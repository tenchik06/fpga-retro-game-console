==> flow/design.v <==
module vector_renderer(
    input wire clk,
    input wire [9:0] x_pos,
    input wire [9:0] y_pos,
    input wire [1:0] rotation,
    output reg pixel_out
);
    parameter CENTER_X = 320;
    parameter CENTER_Y = 240;
    parameter SIZE = 30;
    reg [9:0] vx0, vy0, vx1, vy1, vx2, vy2, vx3, vy3;
    always @(*) begin
        case(rotation)
            2'b00: begin  
                vx0 = CENTER_X - SIZE; vy0 = CENTER_Y - SIZE;
                vx1 = CENTER_X + SIZE; vy1 = CENTER_Y - SIZE; 
                vx2 = CENTER_X + SIZE; vy2 = CENTER_Y + SIZE;
                vx3 = CENTER_X - SIZE; vy3 = CENTER_Y + SIZE;
            end
            2'b01: begin  
                vx0 = CENTER_X + SIZE; vy0 = CENTER_Y - SIZE;
                vx1 = CENTER_X + SIZE; vy1 = CENTER_Y + SIZE;
                vx2 = CENTER_X - SIZE; vy2 = CENTER_Y + SIZE;
                vx3 = CENTER_X - SIZE; vy3 = CENTER_Y - SIZE;
            end
            2'b10: begin  
                vx0 = CENTER_X + SIZE; vy0 = CENTER_Y + SIZE;
                vx1 = CENTER_X - SIZE; vy1 = CENTER_Y + SIZE;
                vx2 = CENTER_X - SIZE; vy2 = CENTER_Y - SIZE;
                vx3 = CENTER_X + SIZE; vy3 = CENTER_Y - SIZE;
            end
            2'b11: begin  
                vx0 = CENTER_X - SIZE; vy0 = CENTER_Y + SIZE;
                vx1 = CENTER_X - SIZE; vy1 = CENTER_Y - SIZE;
                vx2 = CENTER_X + SIZE; vy2 = CENTER_Y - SIZE;
                vx3 = CENTER_X + SIZE; vy3 = CENTER_Y + SIZE;
            end
        endcase
    end
    wire on_top = (y_pos == vy0) && (x_pos >= vx0) && (x_pos <= vx1);
    wire on_right = (x_pos == vx1) && (y_pos >= vy1) && (y_pos <= vy2);
    wire on_bottom = (y_pos == vy2) && (x_pos >= vx3) && (x_pos <= vx2);
    wire on_left = (x_pos == vx0) && (y_pos >= vy0) && (y_pos <= vy3);
    always @(posedge clk) begin
        pixel_out <= on_top | on_right | on_bottom | on_left;
    end
endmodule
# Reports on vector_renderer
# Tool output for the design above, in the order of the flow.
# Lines are those of the file above, counted from 1.
# Operators: Yosys type, input widths -> output width; for muxes data width and select width s.
# Cell names lack the library's common part.
# The mark n/a stands for no value.
[setup] top="vector_renderer" clock_port="clk" lib="sky130hd" pvt_corner="tt_025C_1v80"

# After elaboration
# Source: Yosys, flattened and elaborated, memories not mapped. Widths are those after wreduce; folded enables and synchronous resets count as part of the registers. Registers that Yosys merges into a memory's read port (data or address) are not register bits. Print and check cells do not count. Equal cells are merged and count once.
[word_totals] regBits=1 elab_cells=40 out_inout_bits=1
[op_classes] n_eq=7 n_logic=3 n_reduce_logical=13 mux=8 cmp=8
[ops] cell="$pmux 10 s2" count=8
[ops] cell="$ge 10x10->1" count=4
[ops] cell="$le 10x10->1" count=4
[ops] cell="$eq 10x10->1" count=4
[ops] cell="$logic_and 1x1->1" count=8
[ops] cell="$reduce_or 2->1" count=4
[ops] cell="$eq 2x2->1 const B" count=2
[ops] cell="$or 1x1->1" count=3
[ops] cell="$eq 2x1->1 const B" count=1
[ops] cell="$logic_not 2->1" count=1

# Depth
# Longest topological path by Yosys (ltp), each cell counted once; first at word level (registers and memories cut), then after technology mapping (sequential cells cut; the memories' decode and read muxes count).
[logic_depth] word_depth=9 ABC_AREA=0 mapped_depth=11

# Mapped cells and area
# Yosys stat after the flow's synthesis: flattened, memories mapped to cells. It holds for the ABC_AREA given above (unset counts as 0); a run with the other value may have another netlist.
[types] type="ha_1" count=36
[types] type="a21oi_1" count=10
[types] type="nor2_1" count=12
[types] type="o211ai_1" count=6
[types] type="inv_1" count=9
[types] type="nor3_1" count=6
[types] type="o21ai_0" count=6
[types] type="a31oi_1" count=4
[types] type="nand2b_1" count=4
[types] type="nand3_1" count=5
[types] type="a211oi_1" count=3
[types] type="nand3b_1" count=3
[types] type="dfxtp_1" count=1
[types] type="nand2_1" count=5
[types] type="a2111oi_0" count=2
[types] type="o221ai_2" count=1
[types] type="nand2b_4" count=1
[types] type="nand4_1" count=2
# Other cell types: 20; their cells: 22.
[mapped] cell_count=138 yosys_area_mm2=0.0010735 ff_cells=1 sequential_area_mm2=0.00002

# Path before layout
# Path of least setup slack by OpenSTA after synthesis, without wires, with an ideal clock, recovery checks aside; 20% of the period is set as input and as output delay. Where synthesis merged equal registers, the netlist keeps one of their names.
[synth_timing] kind="input-to-reg" from="in rotation[0]" to="reg pixel_out" path_slack_ps=176 t_first_pin_ps=610 path_buffers=0 required_ps=2971 clock_period_ps=3050 input_delay_ps=610 arrival_ps=2796 setup_ps=79 path_delay_ps=2265 path_stages=10 synth_period_reached_ps=2874
# "path_delay_ps" = arrival - input delay + setup time.
# "path_stages" counts driving pins, that of a launching flip-flop among them; a cell with two outputs on the path counts twice.
# "synth_period_reached_ps" is the clock period less the worst setup slack; recovery checks do not enter. This is arithmetic on one report: input and output delays are still those of the set period (20% each).
# Between the ends stands the longest chain of elaborated cells between them, by number of cells; it is not shown to be the way that was timed. Of several equally long chains one is given.
# A line is the first line of the expression or statement that the cell stems from. Yosys adds cells for indexed reads and writes and turns some case tables into memories.
[synth_between] path_cell_list="inv_1 ha_1 or2_2 inv_1 ha_1 nand3_1 or2_1 or4_4 a211o_1 o221ai_2" elab_chain_cells=9 cells_between=39 lines_between=6
[synth_lines] element="start, declared" line_no=5 source="input wire [1:0] rotation,"
[synth_lines] element="$eq 2x2->1" line_no=13 source="case(rotation)"
[synth_lines] element="$reduce_or 2->1"
[synth_lines] element="$pmux 10 s2" line_no=13
[synth_lines] element="$ge 10x10->1" line_no=40 source="wire on_top = (y_pos == vy0) && (x_pos >= vx0) && (x_pos <= vx1);"
[synth_lines] element="$logic_and 1x1->1 (2 in a row)" line_no=40
[synth_lines] element="$or 1x1->1 (3 in a row)" line_no=45 source="pixel_out <= on_top | on_right | on_bottom | on_left;"
[synth_lines] element="end, assigned" line_no=45
[synth_lines] element="end, declared" line_no=6 source="output reg pixel_out"

# Path in the finished layout
# From the final timing report of run 1: the path of least setup slack in the routed layout; clock arrival at registers is part of the times.
# The path's times are printed in steps of 10 ps; the period is the one set.
[layout_timing] kind="input-to-reg" from="in rotation[0]" to="reg pixel_out" path_buffers=2 arrival_ps=2440 path_stages=10 path_slack_ps=-410 setup_ps=80 required_ps=2030 input_delay_ps=420 clock_period_ps=2110 t_first_pin_ps=420
# Between the ends stands the longest chain of elaborated cells between them, by number of cells; it is not shown to be the way that was timed. Of several equally long chains one is given.
[layout_between] path_cell_list="buf_8 ha_4 or2_4 buf_12 ha_4 nand3_2 or2_1 or4_4 a211o_1 o221ai_2" elab_chain_cells=9 cells_between=39 lines_between=6
[layout_lines] element="start, declared" line_no=5 source="input wire [1:0] rotation,"
[layout_lines] element="$eq 2x2->1" line_no=13 source="case(rotation)"
[layout_lines] element="$reduce_or 2->1"
[layout_lines] element="$pmux 10 s2" line_no=13
[layout_lines] element="$ge 10x10->1" line_no=40 source="wire on_top = (y_pos == vy0) && (x_pos >= vx0) && (x_pos <= vx1);"
[layout_lines] element="$logic_and 1x1->1 (2 in a row)" line_no=40
[layout_lines] element="$or 1x1->1 (3 in a row)" line_no=45 source="pixel_out <= on_top | on_right | on_bottom | on_left;"
[layout_lines] element="end, assigned" line_no=45
[layout_lines] element="end, declared" line_no=6 source="output reg pixel_out"

Wiki page: vector_renderer / flow data

Measured results for vector_renderer: 2 stored runs of the Yosys and OpenROAD flow on sky130hd. The settings differ; the order carries no meaning. The constraints put input and output delay at 20% of the set period each and load the outputs with 0.01 pF.
"clock_period_reached_ps": clock period set for the run, less the worst setup slack. It is reckoned from that one timing run; input and output delays stay at 20% of the period that was set.
"worstPathTime_ps" means the part of the period allowed to the worst setup path (the constraints hold back 20% at inputs and 20% at outputs) less its slack; where the path has registers, the arrival times of their clocks count too.
"worstPathTime_ps" is given in steps of 10 ps.

[flow] run 1: files
==> flow/run.sh <==
#!/bin/bash
# the make line also repeats the synthesis and layout settings of config.mk as NAME=value (left out here)
make -C /OpenROAD-flow-scripts/flow DESIGN_CONFIG=/design/flow/config.mk WORK_HOME=/design/flow/orfs CLKGATE_MAP_FILE= finish
==> flow/config.mk <==
export PLATFORM = sky130hd
export DESIGN_NAME = vector_renderer
export DESIGN_NICKNAME = vector_renderer
export VERILOG_FILES = /design/flow/design.v
export SDC_FILE = /design/flow/constraint.sdc
export NUM_CORES = 4
export LEC_CHECK = 0
export CAP_MARGIN = 40
export CORE_MARGIN = 5
export CORE_UTILIZATION = 21
export PLACE_DENSITY_LB_ADDON = 0.13
export SETUP_SLACK_MARGIN = 0.28
export SLEW_MARGIN = 20
==> flow/constraint.sdc <==
create_clock -name core_clock -period 2.11 [get_ports {clk}]
set_input_delay 0.4220 -clock core_clock [delete_from_list [all_inputs] [get_ports {clk}]]
set_output_delay 0.4220 -clock core_clock [all_outputs]
set_load 0.01 [all_outputs]

[flow] run 1: metrics
[metrics] synth_chip_area_mm2 = 0.0010735
[metrics] die_footprint_mm2 = 0.0066422
[metrics] fin_util_pct = 36.7
[metrics] ws_setup_ps = -410
[metrics] tns_setup_ps = -410
[metrics] fin_hold_ws_ps = 1162
[metrics] clock_period_reached_ps = 2520
[metrics] worstPathTime_ps = 2100
[metrics] path_kind = input-to-reg

[flow] run 2: files
==> flow/run.sh <==
#!/bin/bash
# the make line also repeats the synthesis and layout settings of config.mk as NAME=value (left out here)
make -C /OpenROAD-flow-scripts/flow DESIGN_CONFIG=/design/flow/config.mk WORK_HOME=/design/flow/orfs CLKGATE_MAP_FILE= finish
==> flow/config.mk <==
export PLATFORM = sky130hd
export DESIGN_NAME = vector_renderer
export DESIGN_NICKNAME = vector_renderer
export VERILOG_FILES = /design/flow/design.v
export SDC_FILE = /design/flow/constraint.sdc
export NUM_CORES = 4
export LEC_CHECK = 0
export CAP_MARGIN = 20
export CELL_PAD_IN_SITES_DETAIL_PLACEMENT = 1
export CELL_PAD_IN_SITES_GLOBAL_PLACEMENT = 3
export CORE_ASPECT_RATIO = 0.87
export CORE_MARGIN = 10
export CORE_UTILIZATION = 52
export GPL_TIMING_DRIVEN = 1
export MIN_ROUTING_LAYER = met2
export PLACE_DENSITY_LB_ADDON = 0.21
export SLEW_MARGIN = 40
export TNS_END_PERCENT = 45
==> flow/constraint.sdc <==
create_clock -name core_clock -period 2.21 [get_ports {clk}]
set_input_delay 0.4420 -clock core_clock [delete_from_list [all_inputs] [get_ports {clk}]]
set_output_delay 0.4420 -clock core_clock [all_outputs]
set_load 0.01 [all_outputs]

[flow] run 2: not finished: placement ended with error FLW-0024
